==> flow/design.v <==
module counter(
	input clk,start,
	input [9:0]max,
	output reg stop,
	output reg[9:0]count
);
always@(posedge clk or negedge start) begin
	if (~start) begin
		count = 10'b0;
		stop = 0;
	end
	else begin
		if(count == max-1)begin
			stop = 1;
		end
		else begin
			count++;
		end
	end
end
endmodule
======== Tool chain data of counter ========
Tool output for the design above, in the order of the flow.
Lines are those of the file above, counted from 1.
Operators carry their Yosys type and port widths (W data, S select, Z words).
Cell names lack the library's common part.
A cell with n/a has no value.
design
  top module .............................. counter
  clock port .............................. clk
  standard-cell library ................... sky130hd
  timing corner ........................... tt_025C_1v80

======== Word level ========
Yosys after proc, flatten, opt, wreduce and memory -nomap, before mapping. Enables and synchronous resets that opt folds into registers are not counted as muxes. Memory bits, and registers merged into a memory's read port (data or address), are not among the register bits. Print and check cells are not counted. Equal cells are merged and count once.
word-level totals
  input bits .............................. 12
  elaborated cells ........................ 5
  flip-flop bits (word level) ............. 11
  output and inout bits ................... 11
cells by class
  equal/unequal tests ..................... 1
  add/subtract/negate cells ............... 2
operator list
  operator                 count
  $eq A10 B32 Y1           1
  $sub A10 B1 Y11 const B  1
  $add A10 B1 Y10 const B  1

======== Depth ========
Longest topological path by Yosys (ltp), each cell counted once; first at word level (registers and memories cut), then after technology mapping (sequential cells cut; the memories' decode and read muxes count).
depth
  depth after elaboration ................. 2
  ABC_AREA ................................ 0
  gate-level depth with buffers ........... 11
  depth with buffers taken out ............ 9

======== Synthesis result ========
Source: synth_stat.txt of the flow (Yosys; design flattened, memories mapped). It holds for the ABC_AREA given above (unset counts as 0); a run with the other value may have another netlist.
cells by type
  type      count  total area (µm²)
  dfrtp_1   11     275.264
  xnor2_1   16     140.134
  xor2_1    5      43.792
  nand4_1   6      37.536
  inv_1     7      26.275
  nand2_1   7      26.275
  ha_1      2      25.024
  nor4_4    1      21.27
  nor3_1    4      20.019
  nor2_1    4      15.014
  or2b_1    2      15.014
  and3_1    2      12.512
  a2111o_1  1      11.261
  buf_6     1      11.261
  mux2_2    1      11.261
  a211o_2   1      10.01
  a21oi_1   2      10.01
  a311o_1   1      10.01
Not listed: further types 18, cells in them 19.
synthesis totals
  synthesis area .......................... 862.1 µm²
  flip-flop cells ......................... 11
  buffers ................................. 4
  sequential part of the area ............. 275.3 µm²
  standard cells after synthesis .......... 93

======== Timing after synthesis ========
Path of least setup slack by OpenSTA after synthesis, without wires, with an ideal clock, recovery checks aside; 20% of the period is set as input and as output delay. Where synthesis merged equal registers, the netlist keeps one of their names.
path after synthesis
  kind .................................... input port to flip-flop
  start point ............................. input max[0]
  end point ............................... register count[7]
  external input delay .................... 496 ps
  delay of the path ....................... 1896 ps
  launch time at the first pin ............ 496 ps
  path buffers ............................ 2
  driving pins on the path ................ 11
  setup time .............................. 80 ps
  period .................................. 2480 ps
  arrival time ............................ 2312 ps
  slack ................................... 88 ps
  data required time ...................... 2400 ps
  period reached after synthesis .......... 2392 ps
"delay of the path" is the arrival time less input delay plus setup time.
"driving pins on the path" counts driving pins, that of a launching flip-flop among them; a cell with two outputs on the path counts twice.
"period reached after synthesis" is the clock period less the worst setup slack; recovery checks do not enter. This is arithmetic on one report: input and output delays are still those of the set period (20% each).
The rows between start and end are the longest chain of elaborated cells between them; the timing report does not say that the signal goes this way. Where chains are equally long, one stands for them.
A line is the first line of the expression or statement that the cell stems from. Yosys adds cells for indexed reads and writes and turns some case tables into memories.
on the way, after synthesis
  cells stage by stage .................... buf_2 > inv_1 > ha_1 > or2b_1 > o211a_1 > o31ai_1 > nand4_1 > a2111o_1 > buf_6 > nand4_1 > xnor2_1
  cells in the longest elaborated chain ... 2
  elaborated cells between the ends (all ways) .. 2
  source lines of those cells ............. 1
  those cells by class .................... add/sub: 1; eq/ne: 1
ends and longest elaborated chain, after synthesis
  element          RTL line  RTL
  start, declared  3         input [9:0]max,
  $sub A10 B1 Y11  13        if(count == max-1)begin
  $eq A10 B32 Y1   13
  end, assigned    9         count = 10'b0;
  end, declared    5         output reg[9:0]count

======== Timing after layout ========
From the final timing report of entry A: the path of least setup slack in the routed layout; clock arrival at registers is part of the times.
The report prints the path's times to 10 ps; the period is as set.
path after layout
  kind .................................... flip-flop to flip-flop
  start point ............................. register count[8]
  end point ............................... register count[1]
  arrival time ............................ 2280 ps
  setup time .............................. 110 ps
  launch time at the first pin ............ 270 ps
  driving pins on the path ................ 7
  path buffers ............................ 0
  slack ................................... -630 ps
  period .................................. 1490 ps
  data required time ...................... 1650 ps
The rows between start and end are the longest chain of elaborated cells between them; the timing report does not say that the signal goes this way. Where chains are equally long, one stands for them.
on the way, after layout
  cells stage by stage .................... dfrtp_2 > xor2_2 > or3b_4 > o211ai_1 > a31oi_1 > a2111o_1 > mux2_4
  cells in the longest elaborated chain ... 1
  elaborated cells between the ends (all ways) .. 1
  source lines of those cells ............. 1
  those cells by class .................... eq/ne: 1
ends and longest elaborated chain, after layout
  element          RTL line  RTL
  start, declared  5         output reg[9:0]count
  start, assigned  9         count = 10'b0;
  $eq A10 B32 Y1   13        if(count == max-1)begin
  end, assigned    9
  end, declared    5

Measured data: module counter, platform sky130hd, 2 stored runs of the flow under differing settings, order arbitrary. Input and output delays are each 20% of the period that was set; the output load is 0.01 pF.
"allowed time less slack (worst setup path)" is the time allowed to the run's worst setup path (the clock period less input and output delay, where it has them) less its slack. Clock arrival times count: a late capture clock shortens it, a late launch clock lengthens it.
"overall power" rests on the timing tool's default activity at the inputs, not on a simulated workload.
"allowed time less slack (worst setup path)" is known to 10 ps.

======== entry A ========
==> flow/run.sh <==
#!/bin/bash
# the make line also repeats the synthesis and layout settings of config.mk as NAME=value (left out here)
make -C /OpenROAD-flow-scripts/flow DESIGN_CONFIG=/design/flow/config.mk WORK_HOME=/design/flow/orfs CLKGATE_MAP_FILE= finish
==> flow/config.mk <==
export PLATFORM = sky130hd
export DESIGN_NAME = counter
export DESIGN_NICKNAME = counter
export VERILOG_FILES = /design/flow/design.v
export SDC_FILE = /design/flow/constraint.sdc
export NUM_CORES = 4
export LEC_CHECK = 0
export CAP_MARGIN = 20
export CORE_MARGIN = 2
export CORE_UTILIZATION = 40
export SLEW_MARGIN = 20
==> flow/constraint.sdc <==
create_clock -name core_clock -period 1.49 [get_ports {clk}]
set_input_delay 0.2980 -clock core_clock [delete_from_list [all_inputs] [get_ports {clk}]]
set_output_delay 0.2980 -clock core_clock [all_outputs]
set_load 0.01 [all_outputs]

-------- measured, entry A --------
  sum of negative setup slack ............. -6101 ps
  overall power ........................... 1.632 mW
  die outline area ........................ 2542.7 µm²
  std-cell area (final layout) ............ 1351.3 µm²
  setup slack of the worst path ........... -633 ps
  Yosys chip area after synthesis ......... 862.1 µm²
  allowed time less slack (worst setup path) .. 2120 ps
  worst setup path type ................... flip-flop to flip-flop

======== entry B ========
==> flow/run.sh <==
#!/bin/bash
# the make line also repeats the synthesis and layout settings of config.mk as NAME=value (left out here)
make -C /OpenROAD-flow-scripts/flow DESIGN_CONFIG=/design/flow/config.mk WORK_HOME=/design/flow/orfs CLKGATE_MAP_FILE= finish
==> flow/config.mk <==
export PLATFORM = sky130hd
export DESIGN_NAME = counter
export DESIGN_NICKNAME = counter
export VERILOG_FILES = /design/flow/design.v
export SDC_FILE = /design/flow/constraint.sdc
export NUM_CORES = 4
export LEC_CHECK = 0
export CAP_MARGIN = 10
export CELL_PAD_IN_SITES_DETAIL_PLACEMENT = 1
export CORE_ASPECT_RATIO = 0.76
export CORE_MARGIN = 2
export CORE_UTILIZATION = 15
export CTS_CLUSTER_SIZE = 81
export SLEW_MARGIN = 0
export TNS_END_PERCENT = 45
==> flow/constraint.sdc <==
create_clock -name core_clock -period 3.69 [get_ports {clk}]
set_input_delay 0.7380 -clock core_clock [delete_from_list [all_inputs] [get_ports {clk}]]
set_output_delay 0.7380 -clock core_clock [all_outputs]
set_load 0.01 [all_outputs]

-------- measured, entry B --------
  sum of negative setup slack ............. 0 ps
  overall power ........................... 0.6472 mW
  die outline area ........................ 6375.4 µm²
  std-cell area (final layout) ............ 1201.2 µm²
  setup slack of the worst path ........... 497 ps
  Yosys chip area after synthesis ......... 862.1 µm²
  allowed time less slack (worst setup path) .. 2450 ps
  worst setup path type ................... input port to flip-flop
